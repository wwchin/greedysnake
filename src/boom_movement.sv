==> flow/design.v <==
module boom_movement (
    input   clk,
    input   rst_n,
    input   [1:0]   player1_direct,
    input   [1:0]   player2_direct,
    input   [5:0]   head_x1,
    input   [5:0]   head_y1,
    input   [5:0]   head_x2,
    input   [5:0]   head_y2,
    input   [24:0]  speed,
    input   boom_active1,
    input   boom_active2,
    input  boom_display,
    output o_outside1,
    output o_outside2,
    output o_outside3,
    output [5:0]    o_boom1_x,
    output [5:0]    o_boom1_y,
    output [5:0]    o_boom2_x,
    output [5:0]    o_boom2_y,
    output [5:0]    o_boom3_x,
    output [5:0]    o_boom3_y,
    output  o_ready_next_boom
);
localparam UP    = 2'd0;
localparam DOWN  = 2'd1;
localparam LEFT  = 2'd2;
localparam RIGHT = 2'd3;
parameter S_WAIT = 0;
parameter S_PLAYER1_ACT  = 1;
parameter S_PLAYER2_ACT  = 2;
logic ready_next_boom, ready_next_boom_nxt;
logic [31:0] clk_cnt, clk_cnt_nxt; 
logic [5:0] boom1_x, boom1_x_nxt;
logic [5:0] boom1_y, boom1_y_nxt;
logic [5:0] boom2_x, boom2_x_nxt;
logic [5:0] boom2_y, boom2_y_nxt;
logic [5:0] boom3_x, boom3_x_nxt;
logic [5:0] boom3_y, boom3_y_nxt;
logic outside1, outside1_nxt;
logic outside2, outside2_nxt;
logic outside3, outside3_nxt;
logic [1:0] direct1, direct1_nxt;
logic [1:0] direct2, direct2_nxt;
assign o_boom1_x = boom1_x;
assign o_boom1_y = boom1_y;
assign o_boom2_x = boom2_x;
assign o_boom2_y = boom2_y;
assign o_boom3_x = boom3_x;
assign o_boom3_y = boom3_y;
assign o_ready_next_boom = ready_next_boom;
assign o_outside1 = outside1;
assign o_outside2 = outside2;
assign o_outside3 = outside3;
logic all_out, all_out_nxt;
logic [1:0] state, state_nxt;
always_comb begin
    state_nxt = state;
    clk_cnt_nxt = clk_cnt;
    boom1_x_nxt = boom1_x;
    boom1_y_nxt = boom1_y;
    boom2_x_nxt = boom2_x;
    boom2_y_nxt = boom2_y;
    boom3_x_nxt = boom3_x;
    boom3_y_nxt = boom3_y;
    direct1_nxt = direct1;
    direct2_nxt = direct2;
    case (state)
        S_WAIT : begin
            clk_cnt_nxt = 0;
            boom1_x_nxt = 0;
            boom1_y_nxt = 0;
            boom2_x_nxt = 0;
            boom2_y_nxt = 0;
            boom3_x_nxt = 0;
            boom3_y_nxt = 0;
            if (boom_active1) begin
                case (player1_direct)
                    UP: begin
                        boom1_x_nxt = head_x1 - 2;
								boom1_y_nxt = head_y1;
								boom2_x_nxt = head_x1;
                        boom2_y_nxt = head_y1 - 2;
                        boom3_x_nxt = head_x1 + 2;  
								boom3_y_nxt = head_y1;
                    end 
                    DOWN: begin
                        boom1_x_nxt = head_x1 + 2;
								boom1_y_nxt = head_y1;
								boom2_x_nxt = head_x1;
                        boom2_y_nxt = head_y1 + 2;
                        boom3_x_nxt = head_x1 - 2;
								boom3_y_nxt = head_y1;
                    end
                    LEFT: begin
								boom1_x_nxt = head_x1;
                        boom1_y_nxt = head_y1 + 2;
                        boom2_x_nxt = head_x1 - 2;
								boom2_y_nxt = head_y1;
								boom3_x_nxt = head_x1;
                        boom3_y_nxt = head_y1 - 2;    
                    end
                    RIGHT: begin
								boom1_x_nxt = head_x1;
                        boom1_y_nxt = head_y1 - 2;
                        boom2_x_nxt = head_x1 + 2;
								boom2_y_nxt = head_y1;
								boom3_x_nxt = head_x1;
                        boom3_y_nxt = head_y1 + 2;
                    end 
                endcase
                direct1_nxt = player1_direct; 
                state_nxt = S_PLAYER1_ACT;
            end else if (boom_active2) begin
                case (player2_direct)
                        UP: begin
                            boom1_x_nxt = head_x2 - 2;
									 boom1_y_nxt = head_y2;
									 boom2_x_nxt = head_x2;
                            boom2_y_nxt = head_y2 - 2;
                            boom3_x_nxt = head_x2 + 2;  
									 boom3_y_nxt = head_y2; 
                        end 
                        DOWN: begin
                            boom1_x_nxt = head_x2 + 2;
									 boom1_y_nxt = head_y2;
									 boom2_x_nxt = head_x2;
                            boom2_y_nxt = head_y2 + 2;
                            boom3_x_nxt = head_x2 - 2;
									 boom3_y_nxt = head_y2; 
                        end
                        LEFT: begin
									 boom1_x_nxt = head_x2;
                            boom1_y_nxt = head_y2 + 2;
                            boom2_x_nxt = head_x2 - 2;
									 boom2_y_nxt = head_y2;
									 boom3_x_nxt = head_x2;
                            boom3_y_nxt = head_y2 - 2;    
                        end
                        RIGHT: begin
									 boom1_x_nxt = head_x2;
                            boom1_y_nxt = head_y2 - 2;
                            boom2_x_nxt = head_x2 + 2;
									 boom2_y_nxt = head_y2;
									 boom3_x_nxt = head_x2;
                            boom3_y_nxt = head_y2 + 2;
                        end 
                    endcase
                direct2_nxt = player2_direct;
                state_nxt = S_PLAYER2_ACT;
            end else begin
                state_nxt = S_WAIT;
            end
        end 
        S_PLAYER1_ACT : begin
            clk_cnt_nxt = clk_cnt + 1;
            if (all_out) begin
                state_nxt = S_WAIT;
            end else begin
                if (clk_cnt == speed)  begin
                    clk_cnt_nxt = 0;
                    case (direct1)
                        UP: begin
                            boom1_x_nxt = boom1_x - 1;
                            boom2_y_nxt = boom2_y - 1;
                            boom3_x_nxt = boom3_x + 1;  
                        end 
                        DOWN: begin
                            boom1_x_nxt = boom1_x + 1;
                            boom2_y_nxt = boom2_y + 1;
                            boom3_x_nxt = boom3_x - 1;
                        end
                        LEFT: begin
                            boom1_y_nxt = boom1_y + 1;
                            boom2_x_nxt = boom2_x - 1;
                            boom3_y_nxt = boom3_y - 1;    
                        end
                        RIGHT: begin
                            boom1_y_nxt = boom1_y - 1;
                            boom2_x_nxt = boom2_x + 1;
                            boom3_y_nxt = boom3_y + 1;
                        end 
                    endcase
                end
            end
        end
        S_PLAYER2_ACT : begin
            clk_cnt_nxt = clk_cnt + 1;
            if (all_out) begin
                state_nxt = S_WAIT;
            end else begin
                if (clk_cnt == speed)  begin
                    clk_cnt_nxt = 0;
                    case (direct2)
                        UP: begin
                            boom1_x_nxt = boom1_x - 1;
                            boom2_y_nxt = boom2_y - 1;
                            boom3_x_nxt = boom3_x + 1;  
                        end 
                        DOWN: begin
                            boom1_x_nxt = boom1_x + 1;
                            boom2_y_nxt = boom2_y + 1;
                            boom3_x_nxt = boom3_x - 1;
                        end
                        LEFT: begin
                            boom1_y_nxt = boom1_y + 1;
                            boom2_x_nxt = boom2_x - 1;
                            boom3_y_nxt = boom3_y - 1;    
                        end
                        RIGHT: begin
                            boom1_y_nxt = boom1_y - 1;
                            boom2_x_nxt = boom2_x + 1;
                            boom3_y_nxt = boom3_y + 1;
                        end 
                    endcase
                end
            end
        end
    endcase
end
always_comb begin
    if (all_out && !ready_next_boom) begin
        ready_next_boom_nxt = 1;
    end else begin
        ready_next_boom_nxt = 0;
    end
end
always_comb begin
    if (outside1 && outside2 && outside3) begin
        all_out_nxt = 1;
    end else  begin
        all_out_nxt = 0;
    end
end
always_comb begin
    if (state == S_WAIT) begin
        outside1_nxt = 0;
    end else if ((boom1_x > 38 || boom1_x < 0 || boom1_y > 28 || boom1_y < 0) && !boom_display) begin
        outside1_nxt = 1;
    end else if (all_out) begin
        outside1_nxt = 0;
    end else begin
        outside1_nxt = outside1;
    end
    if (state == S_WAIT) begin
        outside2_nxt = 0;
    end else if ((boom2_x > 38 || boom2_x < 0 || boom2_y > 28 || boom2_y < 0) && !boom_display) begin
        outside2_nxt = 1;
    end else if (all_out) begin
        outside2_nxt = 0;
    end else begin
        outside2_nxt = outside2;
    end
    if (state == S_WAIT) begin
        outside3_nxt = 0;
    end else if ((boom3_x > 38 || boom3_x < 0 || boom3_y > 28 || boom3_y < 0) && !boom_display) begin
        outside3_nxt = 1;
    end else if (all_out) begin
        outside3_nxt = 0;
    end else begin
        outside3_nxt = outside3;
    end
end
always_ff @(posedge clk or negedge rst_n) begin
    if (!rst_n) begin
        state  <= S_WAIT;
        ready_next_boom <= 0;
        all_out <= 0;
        boom1_x <= 0;
        boom1_y <= 0;
        boom2_x <= 0;
        boom2_y <= 0;
        boom3_x <= 0;
        boom3_y <= 0;
        clk_cnt <= 0;
        outside1 <= 0;
        outside2 <= 0;
        outside3 <= 0;
        direct1 <= 0;
        direct2 <= 0;
    end
    else begin
        state <= state_nxt;
        ready_next_boom <= ready_next_boom_nxt;
        all_out <= all_out_nxt;
        boom1_x <= boom1_x_nxt;
        boom1_y <= boom1_y_nxt;
        boom2_x <= boom2_x_nxt;
        boom2_y <= boom2_y_nxt;
        boom3_x <= boom3_x_nxt;
        boom3_y <= boom3_y_nxt;
        clk_cnt <= clk_cnt_nxt;
        outside1 <= outside1_nxt;
        outside2 <= outside2_nxt;
        outside3 <= outside3_nxt;
        direct1 <= direct1_nxt;
        direct2 <= direct2_nxt;
    end
end
endmodule
# Step by step through the tools: boom_movement

What the tools print for boom_movement, step after step.
Lines are those of the file above, counted from 1.
Library cell names are shortened.
A cell with - has no value.

Design top: boom_movement
Clock input: clk
Standard-cell library: sky130hd
Corner: tt_025C_1v80

# Elaborated design

Source: Yosys, flattened and elaborated, memories not mapped. Widths are those after wreduce. Registers that Yosys merges into a memory's read port (data or address) are not register bits. Print and check cells do not count. Equal cells are merged and count once.

Input port bits: 58
Elaborated cells: 195
Flip-flop bits (word level): 79
Output and inout bits: 40

Equality and inequality tests: 24
Reduce/logical cells: 40
Magnitude comparators: 12
Multiplexer cells: 82
Bitwise operators: 1
Add/sub/neg operators: 21

Operators by type and width:

| kind                                                           | count |
| case mux 6 bit (select 3 bit)                                  | 18 |
| two-way mux 6 bit                                              | 36 |
| case mux 6 bit (select 2 bit)                                  | 12 |
| case mux 32 bit (select 2 bit)                                 | 1 |
| two-way mux 32 bit                                             | 2 |
| adder 6 x 1 -> 6 bit (second input constant)                   | 6 |
| subtractor 6 x 1 -> 6 bit (second input constant)              | 6 |
| < comparator 6 x 1 -> 1 bit (second input constant)            | 6 |
| adder 32 x 1 -> 32 bit (second input constant)                 | 1 |
| == test 32 x 25 -> 1 bit                                       | 1 |
| adder 6 x 2 -> 6 bit (second input constant)                   | 4 |
| subtractor 6 x 2 -> 6 bit (second input constant)              | 4 |
| == test 2 bit (second input constant)                          | 9 |
| OR reduction 2 bit                                             | 9 |
| greater-than comparator 6 x 5 -> 1 bit (second input constant) | 3 |
| greater-than comparator 6 bit (second input constant)          | 3 |
| != test 2 bit (second input constant)                          | 8 |
| AND reduction 7 bit                                            | 2 |
| nonzero test 3 bit                                             | 4 |
| == test 2 x 1 -> 1 bit (second input constant)                 | 5 |
| zero test 2 bit                                                | 5 |
| logical OR 1 bit                                               | 9 |
| two-way mux 1 bit                                              | 9 |
| logical AND 1 bit                                              | 6 |
| two-way mux 2 bit                                              | 3 |
| AND reduction 2 bit                                            | 2 |
| case mux 2 bit (select 2 bit)                                  | 1 |
| AND reduction 3 bit                                            | 1 |

Other operator kinds: 3; their cells: 4.

# Depth

Longest topological path by Yosys (ltp), each cell counted once; first at word level (registers and memories cut), then after technology mapping (sequential cells cut; the memories' decode and read muxes count).

Depth after elaboration: 7
ABC_AREA: 0
Gate-level depth with buffers: 9
Gate-level depth less buffers: 8

# Netlist

The flow's flattened synthesis, as Yosys stat reports it; memories are mapped. The netlist is that of the ABC_AREA named above (0 if unset); the other value can give another one.
The area totals of this step are shown rounded.

Standard cells after synthesis: 917
Sequential part of the area: 0.002 mm^2
Flip-flop cells: 80
Buffers: 72
Chip area (Yosys): 0.0073 mm^2

Cells by type:

| cell     | count | total area (um^2) |
| dfrtp_1  | 79    | 1.98E+03 |
| xnor2_1  | 57    | 499.229 |
| ha_1     | 25    | 312.8 |
| nand2_1  | 78    | 292.781 |
| nor2_1   | 77    | 289.027 |
| o21ai_0  | 57    | 285.274 |
| a21oi_1  | 55    | 275.264 |
| xor2_1   | 27    | 236.477 |
| mux2i_1  | 21    | 210.202 |
| nand3_1  | 40    | 200.192 |
| clkbuf_1 | 50    | 187.68 |
| o22ai_1  | 25    | 156.4 |
| a221oi_1 | 15    | 131.376 |
| nand4_1  | 20    | 125.12 |
| inv_1    | 32    | 120.115 |
| a22o_1   | 13    | 113.859 |
| nor3_1   | 22    | 110.106 |
| mux2_2   | 9     | 101.347 |

Not listed: further types 57, cells in them 215.

# Worst setup path after synthesis

Path of least setup slack by OpenSTA after synthesis, without wires, with an ideal clock, recovery checks aside; 20% of the period is set as input and as output delay. Where synthesis merged equal registers, the netlist keeps one of their names.

Path kind: in2reg
From: in head_y1[4]
To: reg boom3_y[5]
Launch time at the first pin: 466 ps
Slack: 192 ps
Stages: 7
Input delay: 466 ps
Path delay: 1672 ps
Arrival time: 2009 ps
Setup time: 129 ps
Data required time: 2201 ps
Clock period: 2330 ps
Buffers on the path: 1
Synthesis period reached: 2138 ps

"path delay" is the arrival time less input delay plus setup time.
"stages" counts driving pins, that of a launching flip-flop among them; a cell with two outputs on the path counts twice.
"synthesis period reached" is the clock period less the worst setup slack; recovery checks do not enter. This is arithmetic on one report: input and output delays are still those of the set period (20% each).
Between the ends stands the longest chain of elaborated cells between them, by number of cells; it is not shown to be the way that was timed. Of several equally long chains one is given.
Each line given opens the expression or statement behind the cell; cells for indexed reads and writes are added by Yosys, which also makes memories of some case tables.

Cell sequence: clkbuf_1 or4b_2 a21boi_0 xnor2_1 o22ai_1 a221oi_1 a21oi_1
Cells in the longest elaborated chain: 4
Elaborated cells between the ends (all ways): 5
Classes of those cells: add/sub (2); mux (3)

RTL lines, path post-synthesis:

| element                       | RTL line | source |
| start, declared               | 7        | `input   [5:0]   head_y1,` |
| adder 6 x 2 -> 6 bit          | 109      | `boom3_y_nxt = head_y1 + 2;` |
| case mux 6 bit (select 3 bit) | 78       | `case (player1_direct)` |
| two-way mux 6 bit             | 77       | `if (boom_active1) begin` |
| case mux 6 bit (select 3 bit) | 68       | `case (state)` |
| end, assigned                 | 274      | `boom3_y <= 0;` |
| end, assigned                 | 291      | `boom3_y <= boom3_y_nxt;` |
| end, declared                 | 39       | `logic [5:0] boom3_y, boom3_y_nxt;` |

# Path in the finished layout

From the final timing report of record 1: the path of least setup slack in the routed layout; clock arrival at registers is part of the times.
The path's times are printed in steps of 10 ps; the period is the one set.

Path kind: reg2reg
From: reg boom2_x[0]
To: reg boom2_x[4]
Data required time: 2450 ps
Arrival time: 2380 ps
Slack: 80 ps
Setup time: 130 ps
Launch time at the first pin: 340 ps
Buffers on the path: 0
Clock period: 2240 ps
Stages: 9

Between the ends stands the longest chain of elaborated cells between them, by number of cells; it is not shown to be the way that was timed. Of several equally long chains one is given.

Cell sequence: dfrtp_1 inv_1 ha_1 or3b_2 mux2i_2 xnor2_1 o22ai_1 o31ai_1 o211ai_1
Cells in the longest elaborated chain: 5
Elaborated cells between the ends (all ways): 9
Classes of those cells: add/sub (2); mux (7)

RTL lines, path post-layout:

| element                       | RTL line | source |
| start, declared               | 36       | `logic [5:0] boom2_x, boom2_x_nxt;` |
| start, assigned               | 271      | `boom2_x <= 0;` |
| start, assigned               | 288      | `boom2_x <= boom2_x_nxt;` |
| adder 6 x 1 -> 6 bit          | 212      | `boom2_x_nxt = boom2_x + 1;` |
| case mux 6 bit (select 2 bit) | 194      | `case (direct2)` |
| two-way mux 6 bit             | 192      | `if (clk_cnt == speed)  begin` |
| two-way mux 6 bit             | 189      | `if (all_out) begin` |
| case mux 6 bit (select 3 bit) | 68       | `case (state)` |
| end, assigned                 | 271      |  |
| end, assigned                 | 288      |  |
| end, declared                 | 36       |  |

Subject: flow runs of boom_movement

Hi,

Settings and measured results of 2 stored flow runs for module boom_movement (sky130hd), not sorted in any way. The constraints put input and output delay at 20% of the set period each and load the outputs with 0.01 pF.
"achieved period": clock period set for the run, less the worst setup slack. It is reckoned from that one timing run; input and output delays stay at 20% of the period that was set.
"time of the worst setup path" means the part of the period allowed to the worst setup path (the constraints hold back 20% at inputs and 20% at outputs) less its slack; where the path has registers, the arrival times of their clocks count too.
"time of the worst setup path" is given in steps of 10 ps.
Results are given in rounded form.
Among the settings, - means not set for that run.
Among the results, - means that no value is shown for the run.

| name                                   | record 1 | record 2 |
| period_ns                              | 2.24     | 1.58     |
| CAP_MARGIN                             | 20       | 10       |
| CORE_MARGIN                            | 2        | 2        |
| CORE_UTILIZATION                       | 40       | 70       |
| SLEW_MARGIN                            | 20       | 20       |
| PLACE_DENSITY_LB_ADDON                 | -        | 0.23     |
| GPL_TIMING_DRIVEN                      | -        | 1        |
| CTS_CLUSTER_DIAMETER                   | -        | 106      |
| achieved period (ps)                   | 2165     | -        |
| total negative slack (ps)              | 0        | -        |
| synthesis area (mm^2)                  | 0.0073   | -        |
| setup slack of the critical path (ps)  | 75       | -        |
| time of the worst setup path (ps)      | 2160     | -        |
| class of the worst setup path          | reg2reg  | -        |
| standard-cell area after layout (mm^2) | 0.0099   | -        |
| die area (mm^2)                        | 0.019    | -        |
| worst hold slack after layout (ps)     | 420      | -        |

Record 2: incomplete, clock tree synthesis halted on DPL-0038

Regards
